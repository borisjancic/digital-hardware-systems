==> flow/design.v <==
module mst(
    input clock,
    input reset,
    input enable,
    input [7:0] rdd,
    output wire[7:0] rda,
    output wire we,
    output wire[7:0] wrd,
    output wire[7:0] wra,
    output reg[8:0] t1attempts,
    output reg[8:0] t1fails,
    output reg[8:0] t2attempts,
    output reg[8:0] t2fails,
    output reg done
);
    reg write_enable;
    reg[7:0] write_address;
    reg[7:0] write_data;
    reg[7:0] read_address;
    wire[7:0] read_data;
    assign we = write_enable;
    assign wra = write_address;
    assign wrd = write_data;
    assign rda = read_address;
    assign read_data = rdd;
    parameter INIT=3'b000, STATE_1=3'b001, STATE_2=3'b010, STATE_3=3'b011, DONE=3'b100;
    reg[2:0] state;
    reg[8:0] i;
    reg[8:0] i_lead;  
    always @(negedge clock) begin
        if (reset) begin
            t1attempts <= 0;
            t1fails <= 0;
            t2attempts <= 0;
            t2fails <= 0;
            done <= 0;
            state <= INIT;
            i <= 0;
            i_lead <= 0;
        end else if (enable) begin
            case (state)
                INIT: begin  
                    write_enable <= 1;
                    write_address <= 8'h00;
                    write_data <= 8'h00;
                    state <= STATE_1;
                end
                STATE_1: begin  
                    write_enable <= 0;
                    read_address <= i[7:0];
                    state <= STATE_2;
                end
                STATE_2: begin  
                    i_lead <= i + 1;
                    state <= STATE_3;
                end
                STATE_3: begin  
                    if (i[8] == 0) begin  
                        if (read_data != 8'h00) begin
                            t1fails <= t1fails + 1;
                        end
			t1attempts <= t1attempts + 1;
                    end else if (i[8] == 1) begin
                        if (read_data != 8'hFF) begin
                            t2fails <= t2fails + 1;
                        end
                        t2attempts <= t2attempts + 1;
                    end
                    i <= i + 1;
		    if (i != 9'b1_1111_1111) begin  
                        write_enable <= 1;
                        write_address[7:0] <= i_lead[7:0];
                        if (i_lead[8] == 0) begin
                            write_data[7:0] <= 8'h00;
                        end else begin
                            write_data[7:0] <= 8'hFF;
                        end
                        state <= STATE_1;
                    end else begin  
			done <= 1;
                        state <= DONE;
                    end
                end
                DONE: begin
                    done <= 1;
        	    state <= DONE;
                end
                default: begin
		    done <= 0;
                end
            endcase
        end
    end
endmodule
## Step by step through the tools: mst

The steps from the RTL of mst to its reports follow in flow order.
Line numbers count from 1 in the design file above.
Operators: Yosys type, input widths -> output width; for muxes data width and select width s.
Cell names lack the library's common part.
Not given: -

| set-up | value |
|---|---|
| top | mst |
| clock | clock |
| library | sky130hd |
| timing corner | tt_025C_1v80 |

## Elaborated design

Yosys after proc, flatten, opt, wreduce and memory -nomap, before mapping. Memory bits, and registers merged into a memory's read port (data or address), are not among the register bits. Print and check cells are not counted. Equal cells are merged and count once.

| word-level totals | value |
|---|---|
| input bits | 11 |
| cells after elaboration | 56 |
| bits in registers | 83 |

| operators by class | value |
|---|---|
| bitwise gates (word level) | 3 |
| reductions and logical operators | 17 |
| add/sub/neg operators | 5 |
| mux-type cells | 11 |
| equal/unequal tests | 8 |

Operators with widths:

| cell | number |
|---|---|
| $add 9x1->9 const B | 5 |
| $pmux 8 s2 | 2 |
| $mux 8 | 3 |
| $reduce_and 4->1 | 4 |
| $pmux 3 s5 | 1 |
| $reduce_and 3->1 | 4 |
| $ne 9x9->1 const B | 1 |
| $ne 8x8->1 const B | 1 |
| $reduce_bool 8->1 | 1 |
| $reduce_and 2->1 | 3 |
| $eq 3x2->1 const B | 2 |
| $pmux 1 s3 | 2 |
| $reduce_bool 5->1 | 1 |
| $ne 2x2->1 const B | 2 |
| $not 1->1 | 3 |
| $eq 3x1->1 const B | 1 |
| $eq 3x3->1 const B | 1 |
| $logic_not 3->1 | 1 |
| $reduce_bool 3->1 | 1 |
| $reduce_or 3->1 | 1 |
| $mux 3 | 1 |
| $reduce_bool 2->1 | 1 |
| $mux 1 | 2 |

## Logic depth

Longest topological path by Yosys (ltp), each cell counted once; first at word level (registers and memories cut), then after technology mapping (sequential cells cut; the memories' decode and read muxes count).

| depth | value |
|---|---|
| depth in word-level cells | 4 |
| ABC_AREA | 0 |
| gate-level depth with buffers | 9 |
| gate-level depth less buffers | 9 |

## After synthesis

Source: synth_stat.txt of the flow (Yosys; design flattened, memories mapped). It holds for the ABC_AREA given above (unset counts as 0); a run with the other value may have another netlist.
Totals and module areas in this step are rounded.

Cells by type:

| cell type | number | area in all (sq um) |
|---|---|---|
| dfxtp_1 | 60 | 1.2E+03 |
| edfxtp_1 | 18 | 540.518 |
| xnor2_1 | 23 | 201.443 |
| nor2_1 | 49 | 183.926 |
| xor2_1 | 13 | 113.859 |
| nand2_1 | 23 | 86.333 |
| a211oi_1 | 10 | 75.072 |
| a21oi_1 | 15 | 75.072 |
| ha_1 | 6 | 75.072 |
| and2_1 | 11 | 68.816 |
| buf_4 | 9 | 67.565 |
| nand3_1 | 12 | 60.058 |
| nor3_1 | 12 | 60.058 |
| mux2i_1 | 5 | 50.048 |
| nand4_1 | 8 | 50.048 |
| or3_1 | 8 | 50.048 |
| nor4_4 | 2 | 42.541 |
| o21ai_0 | 8 | 40.038 |

Other cell types: 22; their cells: 48.

| synthesis totals | value |
|---|---|
| mapped flip-flops | 78 |
| cell area after synthesis | 3,376 sq um |
| buffers | 22 |
| area of sequential cells | 1,742 sq um |
| standard cells after synthesis | 340 |

Memo
Re: implementation data of mst

Measured results for mst: 2 stored runs of the Yosys and OpenROAD flow on sky130hd. The settings differ; the order carries no meaning. The constraints put input and output delay at 20% of the set period each and load the outputs with 0.01 pF.
By "power consumption" is meant OpenSTA's value without simulated activity: inputs other than the clock are taken to toggle once in ten clock periods, and the tool carries that through the logic.
The measured numbers are rounded.

#### Flow run 1

| setting | value |
|---|---|
| period_ns | `8.67` |
| CORE_UTILIZATION | `69` |
| PLACE_DENSITY_LB_ADDON | `0.01` |
| CORE_MARGIN | `7` |
| CELL_PAD_IN_SITES_GLOBAL_PLACEMENT | `1` |
| CELL_PAD_IN_SITES_DETAIL_PLACEMENT | `1` |
| TNS_END_PERCENT | `60` |
| CAP_MARGIN | `5` |
| SLEW_MARGIN | `20` |
| MIN_ROUTING_LAYER | `met2` |
| MAX_ROUTING_LAYER | `met4` |

Stopped before the end: placement reported FLW-0024.

#### Flow run 2

| setting | value |
|---|---|
| period_ns | `6.03` |
| CORE_UTILIZATION | `50` |
| PLACE_DENSITY_LB_ADDON | `0.16` |
| HOLD_SLACK_MARGIN | `0.07` |
| CORE_ASPECT_RATIO | `1.55` |
| TNS_END_PERCENT | `65` |
| GPL_TIMING_DRIVEN | `1` |
| GPL_ROUTABILITY_DRIVEN | `1` |
| MAX_ROUTING_LAYER | `met5` |
| CAP_MARGIN | `20` |
| CORE_MARGIN | `2` |
| SLEW_MARGIN | `20` |

| result | value |
|---|---|
| total die area | 7,441 sq um |
| worst setup slack after layout | 0.397 ns |
| setup TNS | 0.000 ns |
| std-cell area (final layout) | 4,653 sq um |
| utilization in the final report | 70.8% |
| power consumption | 0.00126 W |
| chip area after synthesis (Yosys) | 3,376 sq um |
| worst hold slack in the final report | 0.460 ns |
