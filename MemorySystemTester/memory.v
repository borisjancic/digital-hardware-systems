==> flow/design.v <==
module memory(
    input clock,
    input reset,
    input we,
    input [7:0] wra,
    input [7:0] wrd,
    input [7:0] rda,
    output [7:0] rdd
    );
    reg [7:0] mem[255:0];
    reg [7:0] rddata;
    always @(posedge clock) begin
        if(reset) begin
            rddata <= 8'b0;
        end else begin
            if(we) begin
                mem[wra] <= wrd;
            end
            rddata <= mem[rda];
        end
    end
    assign rdd = rddata;      
endmodule
# == Step by step through the tools: memory ==
# What the tools print for memory, step after step.
# Line numbers count from 1 in the design file above.
# A cell with -- has no value.
# inputs
top_module,memory
clock_port,clock
lib,sky130hd
corner,tt_025C_1v80

# == After elaboration ==
# Counts by Yosys on the flattened word-level netlist (proc, flatten, opt, wreduce; memories kept). Register bits leave out memories and registers merged into their read ports (data or address); mux counts leave out enables and synchronous resets folded into registers. Print and check cells are left out. Cells with the same type and inputs are merged into one.
# Yosys's memory passes give these memory sizes; they may raise the number of words (mostly to a power of two), join words into wider ones and drop unused or constant bits.
# bits
reg_bits,0
ram_bits,2048
clocked_rd_ports_x_width,8
mem_count,1
out_inout_bits,8
# classes
muxes,6
# mem_list
memory,words,width,read_ports,write_ports,line,text
mem,256,8,1,1,10,reg [7:0] mem[255:0];
# op_table
op,n
2-to-1 mux 8 bit,4
2-to-1 mux 1 bit,2

# == Logic depth ==
# Yosys ltp: most cells in a row. Word level: on the elaborated netlist, between registers, memories and ports. Mapped: between sequential cells and ports; inverters and the memories' decode and read muxes count.
# depth
word_depth,2
ABC_AREA,0
ltp_mapped,12
ltp_nobuf,7

# == After synthesis ==
# The flow's flattened synthesis, as Yosys stat reports it; memories are mapped. The netlist is that of the ABC_AREA named above (0 if unset); the other value can give another one.
# synth_totals
mapped_cells,4038
area_mm2,0.0805085
ff_cells,2056
n_buf,248
# by_type
cell_type,n,type_area_um2
sky130_fd_sc_hd__edfxtp_1,2048,6.15E+04
sky130_fd_sc_hd__mux4_2,372,8.38E+03
sky130_fd_sc_hd__mux2i_1,296,2.96E+03
sky130_fd_sc_hd__nor2_1,344,1.29E+03
sky130_fd_sc_hd__o221ai_1,59,516.746
sky130_fd_sc_hd__o22ai_1,81,506.736
sky130_fd_sc_hd__nand2_1,116,435.418
sky130_fd_sc_hd__clkbuf_1,112,420.403
sky130_fd_sc_hd__a21oi_1,80,400.384
sky130_fd_sc_hd__a22oi_1,48,360.346
sky130_fd_sc_hd__buf_6,30,337.824
sky130_fd_sc_hd__buf_12,15,300.288
sky130_fd_sc_hd__a211oi_1,34,255.245
sky130_fd_sc_hd__nand3_1,48,240.23
sky130_fd_sc_hd__nor3_1,48,240.23
sky130_fd_sc_hd__o21ai_0,48,240.23
sky130_fd_sc_hd__buf_2,45,225.216
sky130_fd_sc_hd__buf_8,14,210.202
# Not listed: further types 47, cells in them 200.

# == Worst setup path after synthesis ==
# Source: OpenSTA report_checks on the synthesized netlist (no wires, ideal clock, input and output delay 20% of the period each), path of least setup slack; recovery checks are left aside. Register names are those of the netlist, which keeps one name where synthesis merged equal registers.
# synth_timing
path_kind,input port to flip-flop
startpoint,input port we
endpoint,memory mem[112][0]
period_ns,2.86
input_delay_ns,0.572
setup_time_ns,0.370
arrival_ns,2.034
t_required_ns,2.490
path_slack_ns,0.456
path_delay_ns,1.832
path_stages,6
synth_period_reached_ns,2.404
# "path_delay_ns" = arrival - input delay + setup time.
# "path_stages": output pins that drive a net of the path, with the launching flip-flop's if there is one; two outputs of one cell count as two.
# "synth_period_reached_ns" is the clock period less the worst setup slack; recovery checks do not enter. This is arithmetic on one report: input and output delays are still those of the set period (20% each).
# Between the ends stands the longest chain of elaborated cells between them, by number of cells; it is not shown to be the way that was timed. Of several equally long chains one is given.
# A line is the first line of the expression or statement that the cell stems from. Yosys adds cells for indexed reads and writes and turns some case tables into memories.
# Only ways into the end's enable, where the timed path ends, are counted here.
# synth_between
path_cell_list,sky130_fd_sc_hd__nor2b_1 sky130_fd_sc_hd__clkbuf_1 sky130_fd_sc_hd__clkbuf_1 sky130_fd_sc_hd__nand3_1 sky130_fd_sc_hd__clkbuf_1 sky130_fd_sc_hd__nor2_1
elab_chain_cells,2
# synth_rtl
element,line,text
"start, declared",4,"input we,"
2-to-1 mux 8 bit,16,if(we) begin
2-to-1 mux 8 bit,13,if(reset) begin
"end, declared",10,reg [7:0] mem[255:0];

# == Timing after layout ==
# Path of least setup slack in the final report of run 1 (OpenROAD, finished layout, wires in). Where an end is a register, its clock arrival counts in the times.
# layout_timing
path_kind,flip-flop to output port
startpoint,register rddata[2]
endpoint,output port rdd[2]
period_ns,2.85
out_delay_ns,0.57
arrival_ns,2.10
t_required_ns,2.28
path_slack_ns,0.18
path_stages,2
# layout_between
path_cell_list,sky130_fd_sc_hd__dfxtp_1 sky130_fd_sc_hd__clkdlybuf4s50_1
elab_chain_cells,0
# layout_rtl
element,line,text
"start, declared",11,reg [7:0] rddata;
"end, declared",8,output [7:0] rdd

# Module memory, platform sky130hd: 2 stored runs of the flow (Yosys, OpenROAD) with differing settings, in no particular order. Input and output delays are each 20% of the period that was set; the output load is 0.01 pF.
# "timing.worst_path_ns" = time allowed to the worst setup path (clock period - input delay - output delay, where it has them) - its slack; a late launch clock adds to it, a late capture clock takes from it.
# Settings: - = not set for that run.
stored run,period_ns,CAP_MARGIN,CORE_MARGIN,CORE_UTILIZATION,SLEW_MARGIN,SETUP_SLACK_MARGIN,PLACE_DENSITY,CELL_PAD_IN_SITES_GLOBAL_PLACEMENT,CELL_PAD_IN_SITES_DETAIL_PLACEMENT,TNS_END_PERCENT,ABC_AREA,GPL_ROUTABILITY_DRIVEN,CTS_CLUSTER_DIAMETER,worstSetupSlack_ns,finalCellArea_mm2,timing.worst_path_ns,timing.worst_path_kind,yosys_chip_area_mm2,final_die_area_mm2
run 1,2.85,20,2,40,20,-,-,-,-,-,-,-,-,0.181,0.0971519,2.10,flip-flop to output port,0.0805085,0.204874
run 2,3.02,25,10,50,20,-0.13,0.55,0,0,10,0,0,297,-0.008,0.095623,2.42,input port to flip-flop,0.0805085,0.177468
